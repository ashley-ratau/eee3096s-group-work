==> flow/design.v <==
module ALU(
    input clk,  
  input [7:0] A,B,  
  input [3:0] opcode, 
  output reg [7:0] out 
);
  reg [7:0] acc;
always@(posedge clk)  
    begin
      case(opcode)
            4'b0000:   
                acc = A + B;
            4'b0001:   
                acc = A - B;
            4'b0010:   
                acc = B * A;
            4'b0011:   
                acc = A / B;
        	4'b0100:  
              	acc= acc + A;
        	4'b0101:  
              	acc= acc * A;
        	4'b0110:  
              	acc= acc + (A * B);
        	4'b0111:  
              	acc= A << 1;
        	4'b1000:  
              	acc= A >> 1;
        	4'b1001:  
              	acc= A & B;
        	4'b1010:  
              	acc= A | B;
        	4'b1011:  
              	acc= A ^ B;
        	4'b1100:  
              	acc= A ~& B;
        	4'b1101:  
              begin
                if(A == B)
                  acc= 8'hFF;
                else
                  acc=0;
              end
        	4'b1110:  
              begin
                if(A>B)
                  acc=8'hFF;
                else
                  acc=0;
              end
        	4'b1111:  
              begin
                if (A<B)
                  acc=8'hFF;
                else
                  acc= 0;
              end
            default: acc = A;
        endcase
        out = acc;
    end    
endmodule 
Step by step through the tools: ALU. The steps from the RTL of ALU to its reports follow in flow order. Line numbers count from 1 in the design file above. Operators: Yosys type, input widths -> output width; for muxes data width and select width s. Library cell names are shortened. Not given: n/a

Top module: ALU. Clock input: clk. Standard-cell library: sky130hd. Timing corner: tt_025C_1v80.

After elaboration. Counts by Yosys on the flattened word-level netlist (proc, flatten, opt, wreduce; memories kept). Register bits leave out memories and registers merged into their read ports (data or address); mux counts leave out enables and synchronous resets folded into registers. Print and check cells are left out. Cells with the same type and inputs are merged into one.

The entry for input bits reads 21. Output and inout port bits: 8. Elaborated cells: 35. Register bits after elaboration: 8.

$add $sub $neg: 4. The figure for bitwise operators is 4. The entry for equal/unequal tests reads 16. Under multiplexer cells stands 4. Under divide/modulo/power cells stands 1. The entry for multiply operators reads 2. Reductions and logical operators: 1. For magnitude comparators the number is 2.

Operator list (count): $mul 8x8->8 (2); $pmux 8 s16 (1); $div 8x8->8 (1); $eq 4x4->1 const B (8); $add 8x8->8 (3); $mux 8 (3); $eq 4x3->1 const B (4); $eq 4x2->1 const B (2); $sub 8x8->8 (1); $gt 8x8->1 (1); $lt 8x8->1 (1); $eq 8x8->1 (1); $and 8x8->8 (1); $or 8x8->8 (1); $xor 8x8->8 (1); $not 8->8 (1); $eq 4x1->1 const B (1); $logic_not 4->1 (1).

Logic depth. Depth = most cells in a row (Yosys ltp): at word level without a register or memory, in the mapped netlist without a sequential cell, where the memories' decode and read muxes count.

The entry for depth in word-level cells reads 3. The figure for ABC_AREA is 0. For gate-level depth with buffers the number is 54. The entry for mapped depth without buffers reads 53.

After synthesis. Source: synth_stat.txt of the flow (Yosys; design flattened, memories mapped). It holds for the ABC_AREA given above (unset counts as 0); a run with the other value may have another netlist.

Mapped area: 5192.5 µm². Under flip-flop cells stands 8. Under buffer cells stands 27. Under sequential part of the area stands 160.2 µm². Cell count: 683.

Cells by type: ha_1 (count 102, total area 1.28E+03 µm²); fa_1 (count 27, total area 540.518 µm²); xnor2_1 (count 38, total area 332.819 µm²); inv_1 (count 72, total area 270.259 µm²); nor2_1 (count 58, total area 217.709 µm²); a21oi_1 (count 43, total area 215.206 µm²); nand2_1 (count 56, total area 210.202 µm²); o21a_1 (count 23, total area 172.666 µm²); o21ai_0 (count 33, total area 165.158 µm²); dfxtp_1 (count 8, total area 160.154 µm²); nor3_1 (count 24, total area 120.115 µm²); and2_1 (count 18, total area 112.608 µm²); mux2_2 (count 10, total area 112.608 µm²); xor2_1 (count 11, total area 96.342 µm²); a21o_1 (count 12, total area 90.086 µm²); clkbuf_1 (count 22, total area 82.579 µm²); mux2_4 (count 4, total area 60.058 µm²); mux2i_1 (count 6, total area 60.058 µm²).

Not listed: further types 43, cells in them 116.

Path before layout. Source: OpenSTA report_checks on the synthesized netlist (no wires, ideal clock, input and output delay 20% of the period each), path of least setup slack; recovery checks are left aside. Register names are those of the netlist, which keeps one name where synthesis merged equal registers.

Kind: input port to flip-flop. Start point: input B[5]. End point: register out[0]. Under stages stands 51. Under arrival time stands 12.310 ns. Under path delay stands 9.967 ns. Slack: -0.127 ns. The entry for launch time at the first pin reads 2.460 ns. The entry for data required time reads 12.183 ns. The entry for input delay reads 2.460 ns. Buffers on the path: 1. For clock period the number is 12.3 ns. The figure for setup time is 0.117 ns. Synthesis period reached: 12.427 ns.

"path delay" = arrival - input delay + setup time. "stages" counts driving pins, that of a launching flip-flop among them; a cell with two outputs on the path counts twice. "synthesis period reached" is the clock period less the worst setup slack; recovery checks do not enter. This is arithmetic on one report: input and output delays are still those of the set period (20% each).

Cells stage by stage: nor3_1 -> nand2_1 -> nor2_1 -> a21oi_1 -> a21oi_1 -> ha_1 -> or4b_1 -> nand4_1 -> a22oi_1 -> ha_1 -> o21a_1 -> o211ai_4 -> mux2i_1 -> ha_1 -> o21a_1 -> o21a_1 -> o21a_1 -> o21ai_1 -> [15 not listed] -> nor2_1 -> a21oi_1 -> ha_1 -> o21a_1 -> o21a_1 -> o21a_1 -> o21ai_0 -> nand2b_1 -> a41oi_2 -> mux2_2 -> ha_1 -> o21a_1 -> o21a_1 -> o21a_1 -> o21a_1 -> o211ai_1 -> a21oi_1 -> o22a_1. The entry for elaborated cells between the ends (all ways) reads 8. For RTL lines with such cells the number is 5. Classes of those cells: div: 1; compare: 2; eq/ne: 1; mux: 4.

Ends and longest elaborated chain, post-synthesis: start: declaration (line 3) `input [7:0] A,B,`; end: assignment (line 60) `out = acc;`; end: declaration (line 5) `output reg [7:0] out`.

Chain of elaborated cells between the ends: none given.

Worst path after layout. From the final timing report of stored run 1: the path of least setup slack in the routed layout; clock arrival at registers is part of the times.

Kind: input port to flip-flop. Start point: input B[4]. End point: register out[0]. Slack: -1.09 ns. Under stages stands 53. The entry for launch time at the first pin reads 2.10 ns. Buffers on the path: 4. Under arrival time stands 11.72 ns. For clock period the number is 10.5 ns. The figure for setup time is 0.11 ns. The entry for data required time reads 10.63 ns. The entry for input delay reads 2.10 ns.

Cells stage by stage: buf_8 -> nor3_4 -> nand2_2 -> nor2_4 -> a21oi_2 -> a21oi_2 -> ha_4 -> or4b_1 -> nand4_1 -> a22oi_2 -> ha_1 -> o21a_1 -> o211ai_4 -> mux2i_2 -> ha_1 -> o21a_1 -> o21a_1 -> o21a_1 -> [17 not listed] -> o21ai_2 -> o21a_1 -> ha_4 -> nand4_1 -> nor2_1 -> nor2_1 -> o21ai_2 -> a41oi_4 -> buf_6 -> mux2_4 -> ha_1 -> o21a_1 -> o21a_1 -> o21a_1 -> o21a_1 -> o211ai_1 -> a21oi_1 -> o22a_1. The entry for elaborated cells between the ends (all ways) reads 8. For RTL lines with such cells the number is 5. Classes of those cells: div: 1; compare: 2; eq/ne: 1; mux: 4.

Ends and longest elaborated chain, after layout: start: declaration (line 3) `input [7:0] A,B,`; end: assignment (line 60) `out = acc;`; end: declaration (line 5) `output reg [7:0] out`.

Chain of elaborated cells between the ends: none given.

FLOW RESULTS
============

2 stored runs of ALU in the flow (synthesis by Yosys, layout by OpenROAD, sky130hd cells), in arbitrary order. Constraints: input delay and output delay 20% of the set period each, output load 0.01 pF. "total power after layout" rests on the timing tool's default activity at the inputs, not on a simulated workload.

Stored run 1 has these settings: period_ns 10.5; CAP_MARGIN 20; CORE_MARGIN 2; CORE_UTILIZATION 40; SLEW_MARGIN 20. The std-cell area (final layout) reads 6,667.6 µm². The netlist area reported by Yosys reads 5,192.5 µm². The measured die area is 13,908.7 µm². The post-route worst hold slack reads 0.824 ns. The measured setup slack of the critical path is -1.094 ns. The total negative slack on setup checks stands at -1.094 ns. The total power after layout comes to 0.0007548 W.

Stored run 2 has these settings: period_ns 14.9; CORE_UTILIZATION 66; SETUP_SLACK_MARGIN 0.22; PLACE_DENSITY_LB_ADDON 0.27; CORE_ASPECT_RATIO 1.1; CELL_PAD_IN_SITES_GLOBAL_PLACEMENT 2; CELL_PAD_IN_SITES_DETAIL_PLACEMENT 0; TNS_END_PERCENT 95; ABC_AREA 0; GPL_TIMING_DRIVEN 1; GPL_ROUTABILITY_DRIVEN 0; CTS_CLUSTER_SIZE 68; CTS_CLUSTER_DIAMETER 123; CAP_MARGIN 5; SLEW_MARGIN 20; MIN_ROUTING_LAYER met1; CORE_MARGIN 2. Outcome: not finished: placement ended with error FLW-0024.
